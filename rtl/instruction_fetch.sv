==> flow/design.v <==
module instruction_fetch
  (output logic [31:0] ibus_addr,
   output logic        valid,
   input wire          ready,
   input wire [31:0]   ibus_instr,
   output logic [31:0] instr,
   output logic        instr_valid,
   input wire          instr_ready,
   output logic [31:0] oPC,
   input wire [31:0]   aluPC,
   input wire          branchTaken, 
   input wire          clk, rstf
   );
   always_comb ibus_addr = oPC;
   always_comb valid = 1'b1;
   always_comb instr = ibus_instr;
   always_comb instr_valid = 1'b1;
   always @(posedge clk or negedge rstf) begin
      if(~rstf)
        oPC <= 0;
      else
        oPC <= ~instr_ready ? oPC :
               branchTaken ? aluPC : oPC + 4;
   end
endmodule
**Reports on instruction_fetch**

The steps from the RTL of instruction_fetch to its reports follow in flow order.
Line numbers count from 1 in the design file above.
A cell with n/a has no value.

- Top module: instruction_fetch
- Clock port: clk
- Library: sky130hd
- Library corner: tt_025C_1v80

**Elaborated design**

Yosys after proc, flatten, opt, wreduce and memory -nomap, before mapping. Enables and synchronous resets that opt folds into registers are not counted as muxes. Memory bits, and registers merged into a memory's read port (data or address), are not among the register bits. Print and check cells are not counted. Equal cells are merged and count once.

- Add/sub/neg operators: 1
- Muxes and demuxes: 1

Operators with widths:

| operator | number |
|---|---|
| 32-bit by 3-bit adder with 32-bit output (second input constant) | 1 |
| 32-bit 2-to-1 mux | 1 |

- Bits in registers: 32
- Bits of input ports: 69
- Output and inout port bits: 98
- Elaborated cells: 3

**Depth**

Longest topological path by Yosys (ltp), each cell counted once; first at word level (registers and memories cut), then after technology mapping (sequential cells cut; the memories' decode and read muxes count).

- Depth after elaboration: 2
- ABC_AREA: 0
- Mapped depth: 7
- Gate-level depth less buffers: 5

**After synthesis**

The flow's flattened synthesis, as Yosys stat reports it; memories are mapped. The netlist is that of the ABC_AREA named above (0 if unset); the other value can give another one.
The area totals of this step are shown rounded.

Cell types:

| type | number | area in all (um^2) |
|---|---|---|
| sky130_fd_sc_hd__dfrtp_1 | 32 | 800.768 |
| sky130_fd_sc_hd__buf_4 | 67 | 502.982 |
| sky130_fd_sc_hd__a21oi_1 | 19 | 95.091 |
| sky130_fd_sc_hd__nand2_1 | 22 | 82.579 |
| sky130_fd_sc_hd__nand4_1 | 12 | 75.072 |
| sky130_fd_sc_hd__o21ai_0 | 15 | 75.072 |
| sky130_fd_sc_hd__nor2_1 | 18 | 67.565 |
| sky130_fd_sc_hd__a22o_1 | 7 | 61.309 |
| sky130_fd_sc_hd__nand3_1 | 12 | 60.058 |
| sky130_fd_sc_hd__a311oi_1 | 6 | 52.55 |
| sky130_fd_sc_hd__a41o_1 | 5 | 50.048 |
| sky130_fd_sc_hd__nor3_1 | 10 | 50.048 |
| sky130_fd_sc_hd__clkbuf_1 | 11 | 41.29 |
| sky130_fd_sc_hd__o31ai_1 | 5 | 37.536 |
| sky130_fd_sc_hd__or3_1 | 5 | 31.28 |
| sky130_fd_sc_hd__and3_1 | 4 | 25.024 |
| sky130_fd_sc_hd__nor4_1 | 4 | 25.024 |
| sky130_fd_sc_hd__nor4_2 | 2 | 25.024 |

Not listed: further types 36, cells in them 60.

- Standard cells after synthesis: 316
- Chip area (Yosys): 0.0026 mm^2
- Sequential part of the area: 0.0008 mm^2
- Flip-flop cells: 32
- Buffers: 83

**Timing after synthesis**

Source: OpenSTA report_checks on the synthesized netlist (no wires, ideal clock, input and output delay 20% of the period each), path of least setup slack; recovery checks are left aside. Register names are those of the netlist, which keeps one name where synthesis merged equal registers.

- Path kind: register -> register
- Start point: reg oPC[2]
- End point: reg oPC[18]
- Period: 2170 ps
- Library setup time: 66 ps
- Time at the first pin: 0 ps
- Arrival: 1781 ps
- Data required time: 2104 ps
- Slack: 322 ps
- Delay of the path: 1847 ps
- Driving pins on the path: 6
- Buffers on the path: 0
- Synthesis period reached: 1848 ps

"delay of the path" is the arrival time less input delay plus setup time.
"driving pins on the path" counts driving pins, that of a launching flip-flop among them; a cell with two outputs on the path counts twice.
"synthesis period reached" = period - worst setup slack (recovery checks aside). The figure is calculated, with input and output delays left at 20% of the set period.
The rows between start and end are the longest chain of elaborated cells between them; the timing report does not say that the signal goes this way. Where chains are equally long, one stands for them.
A line is the first line of the expression or statement that the cell stems from. Yosys adds cells for indexed reads and writes and turns some case tables into memories.

- Cells stage by stage: sky130_fd_sc_hd__dfrtp_1 > sky130_fd_sc_hd__ha_1 > sky130_fd_sc_hd__nand3_1 > sky130_fd_sc_hd__or4_4 > sky130_fd_sc_hd__o31ai_1 > sky130_fd_sc_hd__o311a_1
- Cells in the longest elaborated chain: 2
- Elaborated cells between the ends (all ways): 2
- RTL lines with such cells: 1
- Those cells by class: 1 x add/sub; 1 x mux

RTL lines, path after synthesis:

| what | RTL line | source |
|---|---|---|
| from (decl) | 9 | `output logic [31:0] oPC,` |
| from (assign) | 20 | `oPC <= 0;` |
| from (assign) | 22 | `oPC <= ~instr_ready ? oPC :` |
| 32-bit by 3-bit adder with 32-bit output | 23 | `branchTaken ? aluPC : oPC + 4;` |
| 32-bit 2-to-1 mux | 23 |  |
| to (assign) | 20 |  |
| to (assign) | 22 |  |
| to (decl) | 9 |  |

**Worst path after layout**

From the final timing report of run 1: the path of least setup slack in the routed layout; clock arrival at registers is part of the times.
The report prints the path's times to 10 ps; the period is as set.

- Path kind: register -> register
- Start point: reg oPC[3]
- End point: reg oPC[18]
- Period: 2130 ps
- Library setup time: 60 ps
- Time at the first pin: 280 ps
- Arrival: 1960 ps
- Data required time: 2340 ps
- Slack: 380 ps
- Driving pins on the path: 6
- Buffers on the path: 0

The rows between start and end are the longest chain of elaborated cells between them; the timing report does not say that the signal goes this way. Where chains are equally long, one stands for them.

- Cells stage by stage: sky130_fd_sc_hd__dfrtp_2 > sky130_fd_sc_hd__ha_4 > sky130_fd_sc_hd__nand3_4 > sky130_fd_sc_hd__or4_4 > sky130_fd_sc_hd__o31ai_4 > sky130_fd_sc_hd__o311a_1
- Cells in the longest elaborated chain: 2
- Elaborated cells between the ends (all ways): 2
- RTL lines with such cells: 1
- Those cells by class: 1 x add/sub; 1 x mux

RTL lines, path post-layout:

| what | RTL line | source |
|---|---|---|
| from (decl) | 9 | `output logic [31:0] oPC,` |
| from (assign) | 20 | `oPC <= 0;` |
| from (assign) | 22 | `oPC <= ~instr_ready ? oPC :` |
| 32-bit by 3-bit adder with 32-bit output | 23 | `branchTaken ? aluPC : oPC + 4;` |
| 32-bit 2-to-1 mux | 23 |  |
| to (assign) | 20 |  |
| to (assign) | 22 |  |
| to (decl) | 9 |  |

==> runs of instruction_fetch <==
Top module instruction_fetch; platform sky130hd; tools Yosys and OpenROAD; 2 stored runs in no particular order. Input and output delays are each 20% of the period that was set; the output load is 0.01 pF.
"reached clock period" = clock period - worst setup slack. The figure is calculated, with input and output delays left at 20% of the set period.
"time used up by the worst setup path" is the time allowed to the run's worst setup path (the clock period less input and output delay, where it has them) less its slack. Clock arrival times count: a late capture clock shortens it, a late launch clock lengthens it.
By "power" is meant OpenSTA's value without simulated activity: inputs other than the clock are taken to toggle once in ten clock periods, and the tool carries that through the logic.
"time used up by the worst setup path" is given in steps of 10 ps.
The results are shown rounded.

### Run 1

==> flow/run.sh <==
#!/bin/bash
# the make line also repeats the synthesis and layout settings of config.mk as NAME=value (left out here)
make -C /OpenROAD-flow-scripts/flow DESIGN_CONFIG=/design/flow/config.mk WORK_HOME=/design/flow/orfs CLKGATE_MAP_FILE= finish
==> flow/config.mk <==
export PLATFORM = sky130hd
export DESIGN_NAME = instruction_fetch
export DESIGN_NICKNAME = instruction_fetch
export VERILOG_FILES = /design/flow/design.v
export SDC_FILE = /design/flow/constraint.sdc
export NUM_CORES = 4
export LEC_CHECK = 0
export CAP_MARGIN = 20
export CELL_PAD_IN_SITES_GLOBAL_PLACEMENT = 2
export CORE_MARGIN = 6
export CORE_UTILIZATION = 20
export MAX_ROUTING_LAYER = met4
export MIN_ROUTING_LAYER = met1
export SETUP_SLACK_MARGIN = 0.4
export SLEW_MARGIN = 20
==> flow/constraint.sdc <==
create_clock -name core_clock -period 2.13 [get_ports {clk}]
set_input_delay 0.4260 -clock core_clock [delete_from_list [all_inputs] [get_ports {clk}]]
set_output_delay 0.4260 -clock core_clock [all_outputs]
set_load 0.01 [all_outputs]

Results of run 1:
- Sum of negative setup slack: 0 ps
- Cell area after synthesis: 0.0026 mm^2
- Time used up by the worst setup path: 1750 ps
- Critical path type: register -> register
- Worst setup slack after layout: 380 ps
- Overall die area: 0.016 mm^2
- Power: 0.0026 W
- Standard-cell area of the final layout: 0.0039 mm^2
- Reached clock period: 1747 ps

### Run 2

==> flow/run.sh <==
#!/bin/bash
# the make line also repeats the synthesis and layout settings of config.mk as NAME=value (left out here)
make -C /OpenROAD-flow-scripts/flow DESIGN_CONFIG=/design/flow/config.mk WORK_HOME=/design/flow/orfs CLKGATE_MAP_FILE= finish
==> flow/config.mk <==
export PLATFORM = sky130hd
export DESIGN_NAME = instruction_fetch
export DESIGN_NICKNAME = instruction_fetch
export VERILOG_FILES = /design/flow/design.v
export SDC_FILE = /design/flow/constraint.sdc
export NUM_CORES = 4
export LEC_CHECK = 0
export CAP_MARGIN = 20
export CORE_MARGIN = 2
export CORE_UTILIZATION = 40
export SLEW_MARGIN = 20
==> flow/constraint.sdc <==
create_clock -name core_clock -period 2.68 [get_ports {clk}]
set_input_delay 0.5360 -clock core_clock [delete_from_list [all_inputs] [get_ports {clk}]]
set_output_delay 0.5360 -clock core_clock [all_outputs]
set_load 0.01 [all_outputs]

Results of run 2:
- Sum of negative setup slack: 0 ps
- Cell area after synthesis: 0.0026 mm^2
- Time used up by the worst setup path: 2030 ps
- Critical path type: register -> register
- Worst setup slack after layout: 650 ps
- Overall die area: 0.0072 mm^2
- Power: 0.0018 W
- Standard-cell area of the final layout: 0.0033 mm^2
- Reached clock period: 2034 ps
